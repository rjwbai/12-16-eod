==> flow/design.v <==
`timescale 1ns / 1ns
package buffer_pkgs;
    localparam int PREGS   = 128;
    localparam int PREG_W  = $clog2(PREGS);    
    localparam int ROB_DEPTH = 16;
    localparam int ROB_PTR_W = $clog2(ROB_DEPTH);
    typedef enum logic [3:0] {
        NA,
        ADD,
        SUB,
        ANDD,
        ORR,
        RSHIFT,
        SLTIU,
        LUI
    } ALUCTRL;
    typedef enum logic [3:0] {
        NOFUNC,
        ALU,
        MEM,
        BRANCH
    } FUNCU;
    typedef enum logic {
        BHW,
        WORD
    } MEMDATATYPE;
    typedef enum logic {
        STORE,
        LOAD
    } LOADSTORE;
    typedef struct packed {
        logic [31:0] instr;
        logic [31:0] pc;
    } fetch_t;
    typedef struct packed {
        logic [31:0] instr;
        logic [31:0] pc;         
        logic [6:0]  opcode;
        logic [4:0]  rs1;        
        logic        rs1Used;
        logic [4:0]  rs2;
        logic        rs2Used;
        logic [4:0]  rd;
        logic        rdUsed;
        logic [31:0] imm;
        logic        immUsed;
        logic        spec;
        logic        lsType;     
        logic        loadStore;  
        logic        branch;
        logic        jump;
        logic        speculative;
        logic [3:0]  aluop;
        logic [3:0]  funcU;
    } decode_t;
    typedef struct packed {
        logic [PREG_W-1:0] rs1;
        logic [PREG_W-1:0] rs2;
        logic [PREG_W-1:0] rd;
        logic [PREG_W-1:0] old_rd;
        logic [4:0] arch_rd;
        logic [31:0] pc;
        logic [6:0]  opcode;
        logic [31:0] imm;
        logic        imm_used;
        logic        rd_used;
        logic [3:0]  aluop;
        logic [3:0]  funcU;
        logic [1:0]  load_store_type;    
        logic        speculative;
        logic        jump;
        logic        branch;
    } rename_t;
    typedef struct packed {
        logic        valid;
        logic        ready;
        logic [PREG_W-1:0] rs1;
        logic [PREG_W-1:0] rs2;
        logic [PREG_W-1:0] rd;
        logic [PREG_W-1:0] old_rd;
        logic [ROB_PTR_W-1:0] ROB_tag;
        logic [ROB_PTR_W-1:0] ROB_tag_clone;  
        logic [31:0] pc;
        logic [6:0]  opcode;
        logic [31:0] imm;
        logic        imm_used;
        logic        rd_used;
        logic [3:0]  aluop;
        logic [3:0]  funcU;
        logic [1:0]  load_store_type;
        logic        speculative;
        logic        jump;
        logic        branch;
        logic [31:0] rs1_val;
        logic [31:0] rs2_val;
        logic        rs1_rdy;
        logic        rs2_rdy;
        logic [6:0]  rs1_tag;    
        logic [6:0]  rs2_tag;
    } rs_entry_t;
    typedef rs_entry_t dispatch_t;
    typedef struct packed {
        logic        valid;
        logic        completed;
        logic        has_dest;
        logic [4:0]        arch_rd;
        logic [PREG_W-1:0] dest_preg;
        logic [PREG_W-1:0] old_preg;
        logic        is_branch;
        logic [31:0] pc;
    } rob_entry_t;
    typedef struct packed {
        logic [PREG_W-1:0] rd_addr;
        logic [31:0] rs1_val;
        logic rs1_used;
        logic [31:0] rs2_val;
        logic rs2_used;
        logic [31:0] imm_val;
        logic imm_used;
        logic [3:0] aluop;
        logic [ROB_PTR_W-1:0] ROB_tag;
    } alu_entry_t;
    typedef struct packed {
        logic [PREG_W-1:0] rd_addr;
        logic [31:0] rd_val;
        logic completed;
        logic [ROB_PTR_W-1:0] ROB_tag;
    } alu_out_t;
    typedef struct packed {
        logic [PREG_W-1:0] rd_addr;
        logic [31:0] rs1_val;
        logic rs1_used;
        logic [31:0] rs2_val;
        logic rs2_used;
        logic [31:0] imm_val;
        logic imm_used;
        logic jump;
        logic branch;
        logic [31:0] pc;
        logic took_branch;
        logic [ROB_PTR_W-1:0] ROB_tag;
    } branch_entry_t;
    typedef struct packed {
        logic [PREG_W-1:0] rd_addr;
        logic [31:0] rd_val;
        logic [31:0] dest_addr;
        logic branch_taken;  
        logic completed;
        logic mispredict;
        logic [ROB_PTR_W-1:0] ROB_tag;
    } branch_out_t;
    typedef struct packed {
        logic [PREG_W-1:0] rd_addr;
        logic [31:0] rs1_val;
        logic rs1_used;
        logic [31:0] rs2_val;
        logic rs2_used;
        logic [31:0] imm_val;
        logic imm_used;
        logic lsType;  
        logic loadStore;  
        logic [31:0] pc;
        logic [ROB_PTR_W-1:0] ROB_tag;
    } lsu_entry_t;
    typedef struct packed {
        logic [PREG_W-1:0] rd_addr; 
        logic [31:0] rd_val;
        logic completed;
        logic [ROB_PTR_W-1:0] ROB_tag;
    } lsu_out_t;
    typedef struct packed {
        logic [PREG_W-1:0] rd_addr;      
        logic [31:0]       rd_val;       
        logic              completed;    
        logic              mispredict;   
        logic [ROB_PTR_W-1:0] ROB_tag;  
        logic              branch_taken;  
        logic [31:0]       dest_addr;     
        logic [1:0]        src_fu;        
    } wb_packet_t;
endpackage
`timescale 1ns / 1ns
module free_list_fifo #(
    parameter int PHYSREG = 128,
    parameter int AREG    = 32
) (
    input  logic clk_i,
    input  logic rst_i,
    input  logic alloc_en_i,
    output logic alloc_done_o,
    output logic [$clog2(PHYSREG)-1:0] alloc_index_o,
    input  logic free_en_i,
    input  logic [$clog2(PHYSREG)-1:0] free_index_i,
    output logic empty_o,
    output logic [$clog2(PHYSREG):0] free_count,
    output logic [$clog2(PHYSREG)-1:0] chkpt_head_o,
    output logic [$clog2(PHYSREG)-1:0] chkpt_tail_o,
    output logic [$clog2(PHYSREG):0]   chkpt_free_count_o,
    input  logic [$clog2(PHYSREG)-1:0] recover_head_i,
    input  logic [$clog2(PHYSREG)-1:0] recover_tail_i,
    input  logic [$clog2(PHYSREG):0]   recover_free_count_i,
    input  logic                       recover_i
);
    localparam int PREG_W     = $clog2(PHYSREG);
    localparam int FIFO_DEPTH = (PHYSREG - AREG);
    initial begin
        if (FIFO_DEPTH <= 0) begin
            $fatal(1, "free_list_fifo: PHYSREG (%0d) must be > AREG (%0d)", PHYSREG, AREG);
        end
    end
    localparam int PTR_W = (FIFO_DEPTH <= 1) ? 1 : $clog2(FIFO_DEPTH);
    logic [PREG_W-1:0] fifo_mem [0:FIFO_DEPTH-1];
    logic [PTR_W-1:0] head_q, head_d;
    logic [PTR_W-1:0] tail_q, tail_d;
    logic [$clog2(PHYSREG):0] count_q, count_d;
    wire can_alloc = (count_q != 0);
    wire can_free  = (count_q != FIFO_DEPTH);  
    wire do_alloc  = alloc_en_i && can_alloc;
    wire do_free   = free_en_i  && can_free;
    assign alloc_done_o = do_alloc;
    assign empty_o      = (count_q == 0);
    assign free_count   = count_q;
    always_comb begin
        alloc_index_o = fifo_mem[head_q];
    end
    assign chkpt_head_o       = PREG_W'(head_q);
    assign chkpt_tail_o       = PREG_W'(tail_q);
    assign chkpt_free_count_o = count_q;
    function automatic [PTR_W-1:0] ptr_inc(input [PTR_W-1:0] p);
        if (FIFO_DEPTH == 1) ptr_inc = '0;
        else ptr_inc = (p == PTR_W'(FIFO_DEPTH-1)) ? '0 : (p + 1'b1);
    endfunction
    always_comb begin
        head_d  = head_q;
        tail_d  = tail_q;
        count_d = count_q;
        if (do_alloc) head_d = ptr_inc(head_q);
        if (do_free)  tail_d = ptr_inc(tail_q);
        unique case ({do_free, do_alloc})
            2'b01: count_d = count_q - 1;  
            2'b10: count_d = count_q + 1;  
            2'b11: count_d = count_q;      
            default: ;
        endcase
    end
    integer k;
    always_ff @(posedge clk_i or posedge rst_i) begin
        if (rst_i) begin
            for (k = 0; k < FIFO_DEPTH; k++) begin
                fifo_mem[k] <= PREG_W'(AREG + k);
            end
            head_q  <= '0;
            tail_q  <= '0;
            count_q <= FIFO_DEPTH;
        end else if (recover_i) begin
            head_q  <= recover_head_i[PTR_W-1:0];
            tail_q  <= recover_tail_i[PTR_W-1:0];
            count_q <= recover_free_count_i;
        end else begin
            if (do_free) begin
                fifo_mem[tail_q] <= free_index_i[PREG_W-1:0];
            end
            head_q  <= head_d;
            tail_q  <= tail_d;
            count_q <= count_d;
        end
    end
endmodule
== Tool chain data of free_list_fifo ==
Tool output for the design above, in the order of the flow.
Lines are those of the file above, counted from 1.
Cell names lack the library's common part.
The mark n/a stands for no value.

* Top: free_list_fifo
* Clock input: clk_i
* Cell library: sky130hd
* Library corner: tt_025C_1v80

== Word level ==
Counts by Yosys on the flattened word-level netlist (proc, flatten, opt, wreduce). Print and check cells are left out. Cells with the same type and inputs are merged into one.

* Eq/ne operators: 193
* Muxes and demuxes: 9
* Divide/modulo/power cells: 0
* Add/sub/neg operators: 4
* Reduce/logical cells: 105
* Multipliers: 0
* Bitwise logic cells: 1
* Shifts and indexed selects: 0
* Order comparisons: 0

{| class="wikitable"
|+ Operator list
! cell !! count
|-
| 7-bit parallel mux with 96-bit select || 1
|-
| 7-bit by 6-bit == test with 1-bit output with constant B || 64
|-
| 7-bit == test with constant B || 64
|-
| 3-bit AND reduction || 96
|-
| 7-bit by 5-bit == test with 1-bit output with constant B || 32
|-
| 7-bit by 4-bit == test with 1-bit output with constant B || 16
|-
| 7-bit by 3-bit == test with 1-bit output with constant B || 8
|-
| 7-bit 2-to-1 mux || 6
|-
| 7-bit by 2-bit == test with 1-bit output with constant B || 4
|-
| 8-bit parallel mux with 2-bit select || 1
|-
| 7-bit by 1-bit adder with 7-bit output with constant B || 2
|-
| 7-bit by 1-bit == test with 1-bit output with constant B || 2
|-
| 7-bit logical NOT || 2
|-
| 8-bit by 1-bit adder with 8-bit output with constant B || 1
|-
| 8-bit by 1-bit subtractor with 8-bit output with constant B || 1
|-
| 8-bit by 7-bit inequality test with 1-bit output with constant B || 1
|-
| 8-bit logical NOT || 1
|-
| 8-bit nonzero test || 1
|-
| 8-bit 2-to-1 mux || 1
|-
| 2-bit nonzero test || 2
|-
| 3-bit nonzero test || 1
|-
| 1-bit logical AND || 2
|-
| 2-bit by 1-bit == test with 1-bit output with constant B || 1
|-
| 2-bit == test with constant B || 1
|-
| 1-bit NOT || 1
|}

* Memories: 0
* Output and inout bits: 39
* Latch bits: 0
* Bits in writable memories: 0
* Bits in registers: 694
* Clocked read ports x word width: 0
* Cells after elaboration: 411
* Bits in read-only memories: 0

== Depth ==
Depth = most cells in a row (Yosys ltp): at word level without a register or memory, in the mapped netlist without a sequential cell, where the memories' decode and read muxes count.

* Depth after elaboration: 5
* ABC_AREA: 1
* Mapped depth: 15
* Mapped depth without buffers: 14

== After synthesis ==
The flow's flattened synthesis, as Yosys stat reports it; memories are mapped. The netlist is that of the ABC_AREA named above (0 if unset); the other value can give another one.
The area totals of this step are shown rounded.

* Mapped cells: 4,118
* Area of sequential cells: 17,800 µm²
* Buffer cells: 202
* Flip-flops: 694
* Chip area (Yosys): 32,500 µm²

{| class="wikitable"
|+ Cells by type
! type !! count !! total area (µm²)
|-
| dfstp_2 || 370 || 9.72E+03
|-
| dfrtp_1 || 324 || 8.11E+03
|-
| nand2_1 || 1,804 || 6.77E+03
|-
| o21ai_0 || 642 || 3.21E+03
|-
| nor2_1 || 366 || 1.37E+03
|-
| nand3_1 || 105 || 525.504
|-
| clkbuf_1 || 116 || 435.418
|-
| buf_2 || 70 || 350.336
|-
| inv_1 || 86 || 322.81
|-
| nor2_2 || 44 || 275.264
|-
| o21ai_1 || 51 || 255.245
|-
| ha_1 || 15 || 187.68
|-
| nor3_2 || 15 || 150.144
|-
| nand4_1 || 17 || 106.352
|-
| a21oi_1 || 21 || 105.101
|-
| buf_4 || 11 || 82.579
|-
| o211ai_1 || 10 || 75.072
|-
| nand3_2 || 7 || 70.067
|}

Other cell types: 16; their cells: 44.

== Worst setup path after synthesis ==
Source: OpenSTA report_checks on the synthesized netlist (no wires, ideal clock, input and output delay 20% of the period each), path of least setup slack; recovery checks are left aside. Register names are those of the netlist, which keeps one name where synthesis merged equal registers.

* Path type: register -> output
* Start: register head_q[0]
* End: output alloc_index_o[0]
* Launch time at the first pin: 0.000 ns
* Period: 4.36 ns
* Path slack: 1.611 ns
* Stages on the path: 12
* Path buffers: 0
* Arrival: 1.877 ns
* Path delay: 1.877 ns
* Synthesis period reached: 2.749 ns

"path delay" is the arrival time less input delay plus setup time.
A path that ends at an output port has no setup time.
"stages on the path": output pins that drive a net of the path, with the launching flip-flop's if there is one; two outputs of one cell count as two.
"synthesis period reached" is the clock period less the worst setup slack; recovery checks do not enter. This is arithmetic on one report: input and output delays are still those of the set period (20% each).
The rows between start and end are the longest chain of elaborated cells between them; the timing report does not say that the signal goes this way. Where chains are equally long, one stands for them.
A line is the first line of the expression or statement that the cell stems from. Yosys adds cells for indexed reads and writes and turns some case tables into memories.
A register here has more assigning lines than the two given.

* Cells stage by stage: dfrtp_1 inv_1 ha_1 nand3_1 nor2_1 nor2_1 nand2_1 nor2_1 nand2_1 nor2_2 nand4_1 nand2_1
* Cells in the longest elaborated chain: 2
* Elaborated cells on any way between the ends: 97

{| class="wikitable"
|+ RTL lines, path after synthesis
! element !! line !! source
|-
| start: declaration || 213 || <nowiki>logic [PTR_W-1:0] head_q, head_d;</nowiki>
|-
| start: assignment || 256 || <nowiki>head_q  <= recover_head_i[PTR_W-1:0];</nowiki>
|-
| start: assignment || 263 || <nowiki>head_q  <= head_d;</nowiki>
|-
| 7-bit == test || 224 || <nowiki>alloc_index_o = fifo_mem[head_q];</nowiki>
|-
| 7-bit parallel mux with 96-bit select || 224 ||
|-
| end: declaration || 191 || <nowiki>output logic [$clog2(PHYSREG)-1:0] alloc_index_o,</nowiki>
|}

== Worst path after layout ==
Path of least setup slack in the final report of run B (OpenROAD, finished layout, wires in). Where an end is a register, its clock arrival counts in the times.

* Path type: register -> output
* Start: register head_q[0]
* End: output alloc_index_o[1]
* Arrival: 3.37 ns
* Launch time at the first pin: 0.67 ns
* Period: 3.78 ns
* Stages on the path: 16
* Path slack: -0.35 ns
* Path buffers: 3

The rows between start and end are the longest chain of elaborated cells between them; the timing report does not say that the signal goes this way. Where chains are equally long, one stands for them.
A register here has more assigning lines than the two given.

* Cells stage by stage: dfrtp_2 inv_4 ha_4 nand3_2 buf_8 inv_1 nand2_2 buf_4 nor2_1 nor2_1 nand2_1 nor2_4 nand3_4 nor2_4 nand2_4 buf_12
* Cells in the longest elaborated chain: 2
* Elaborated cells on any way between the ends: 97

{| class="wikitable"
|+ RTL lines, path after layout
! element !! line !! source
|-
| start: declaration || 213 || <nowiki>logic [PTR_W-1:0] head_q, head_d;</nowiki>
|-
| start: assignment || 256 || <nowiki>head_q  <= recover_head_i[PTR_W-1:0];</nowiki>
|-
| start: assignment || 263 || <nowiki>head_q  <= head_d;</nowiki>
|-
| 7-bit == test || 224 || <nowiki>alloc_index_o = fifo_mem[head_q];</nowiki>
|-
| 7-bit parallel mux with 96-bit select || 224 ||
|-
| end: declaration || 191 || <nowiki>output logic [$clog2(PHYSREG)-1:0] alloc_index_o,</nowiki>
|}

## Implementation results

Measured results for free_list_fifo: 2 stored runs of the Yosys and OpenROAD flow on sky130hd. The settings differ; the order carries no meaning. The constraints put input and output delay at 20% of the set period each and load the outputs with 0.01 pF.
By "achieved clock period" is meant the clock period of the run minus its worst setup slack. This is arithmetic on one report: input and output delays are still those of the set period (20% each).
"worst setup path time" = time allowed to the worst setup path (clock period - input delay - output delay, where it has them) - its slack; a late launch clock adds to it, a late capture clock takes from it.
"power" rests on the timing tool's default activity at the inputs, not on a simulated workload.
The measured numbers are rounded.

Run A
==> flow/run.sh <==
#!/bin/bash
# the make line also repeats the synthesis and layout settings of config.mk as NAME=value (left out here)
make -C /OpenROAD-flow-scripts/flow DESIGN_CONFIG=/design/flow/config.mk WORK_HOME=/design/flow/orfs CLKGATE_MAP_FILE= finish
==> flow/config.mk <==
export PLATFORM = sky130hd
export DESIGN_NAME = free_list_fifo
export DESIGN_NICKNAME = free_list_fifo
export VERILOG_FILES = /design/flow/design.v
export SDC_FILE = /design/flow/constraint.sdc
export NUM_CORES = 4
export LEC_CHECK = 0
export CAP_MARGIN = 20
export CORE_ASPECT_RATIO = 0.84
export CORE_MARGIN = 10
export CORE_UTILIZATION = 67
export GPL_ROUTABILITY_DRIVEN = 1
export HOLD_SLACK_MARGIN = 0.13
export MAX_ROUTING_LAYER = met4
export MIN_ROUTING_LAYER = met2
export PLACE_DENSITY = 0.66
export SETUP_SLACK_MARGIN = -0.2
export SLEW_MARGIN = 35
export TNS_END_PERCENT = 20
==> flow/constraint.sdc <==
create_clock -name core_clock -period 2.74 [get_ports {clk_i}]
set_input_delay 0.5480 -clock core_clock [delete_from_list [all_inputs] [get_ports {clk_i}]]
set_output_delay 0.5480 -clock core_clock [all_outputs]
set_load 0.01 [all_outputs]

==> results of run A <==
did not finish, routing stopped with GRT-0116

Run B
==> flow/run.sh <==
#!/bin/bash
# the make line also repeats the synthesis and layout settings of config.mk as NAME=value (left out here)
make -C /OpenROAD-flow-scripts/flow DESIGN_CONFIG=/design/flow/config.mk WORK_HOME=/design/flow/orfs CLKGATE_MAP_FILE= finish
==> flow/config.mk <==
export PLATFORM = sky130hd
export DESIGN_NAME = free_list_fifo
export DESIGN_NICKNAME = free_list_fifo
export VERILOG_FILES = /design/flow/design.v
export SDC_FILE = /design/flow/constraint.sdc
export NUM_CORES = 4
export LEC_CHECK = 0
export ABC_AREA = 1
export CAP_MARGIN = 20
export CELL_PAD_IN_SITES_DETAIL_PLACEMENT = 1
export CELL_PAD_IN_SITES_GLOBAL_PLACEMENT = 1
export CORE_MARGIN = 2
export CORE_UTILIZATION = 15
export CTS_CLUSTER_SIZE = 99
export GPL_TIMING_DRIVEN = 1
export MIN_ROUTING_LAYER = met1
export PLACE_DENSITY = 0.83
export SETUP_SLACK_MARGIN = 0.57
export SLEW_MARGIN = 20
export TNS_END_PERCENT = 80
==> flow/constraint.sdc <==
create_clock -name core_clock -period 3.78 [get_ports {clk_i}]
set_input_delay 0.7560 -clock core_clock [delete_from_list [all_inputs] [get_ports {clk_i}]]
set_output_delay 0.7560 -clock core_clock [all_outputs]
set_load 0.01 [all_outputs]

==> results of run B <==
chip area after synthesis (Yosys): 32,500 µm²
die area: 220,000 µm²
utilization: 0.199
worst setup slack after layout: -0.350 ns
total negative slack: -2.01 ns
worst hold slack: 0.474 ns
power: 20.2 mW
achieved clock period: 4.130 ns
worst setup path time: 3.37 ns
worst setup path kind: register -> output
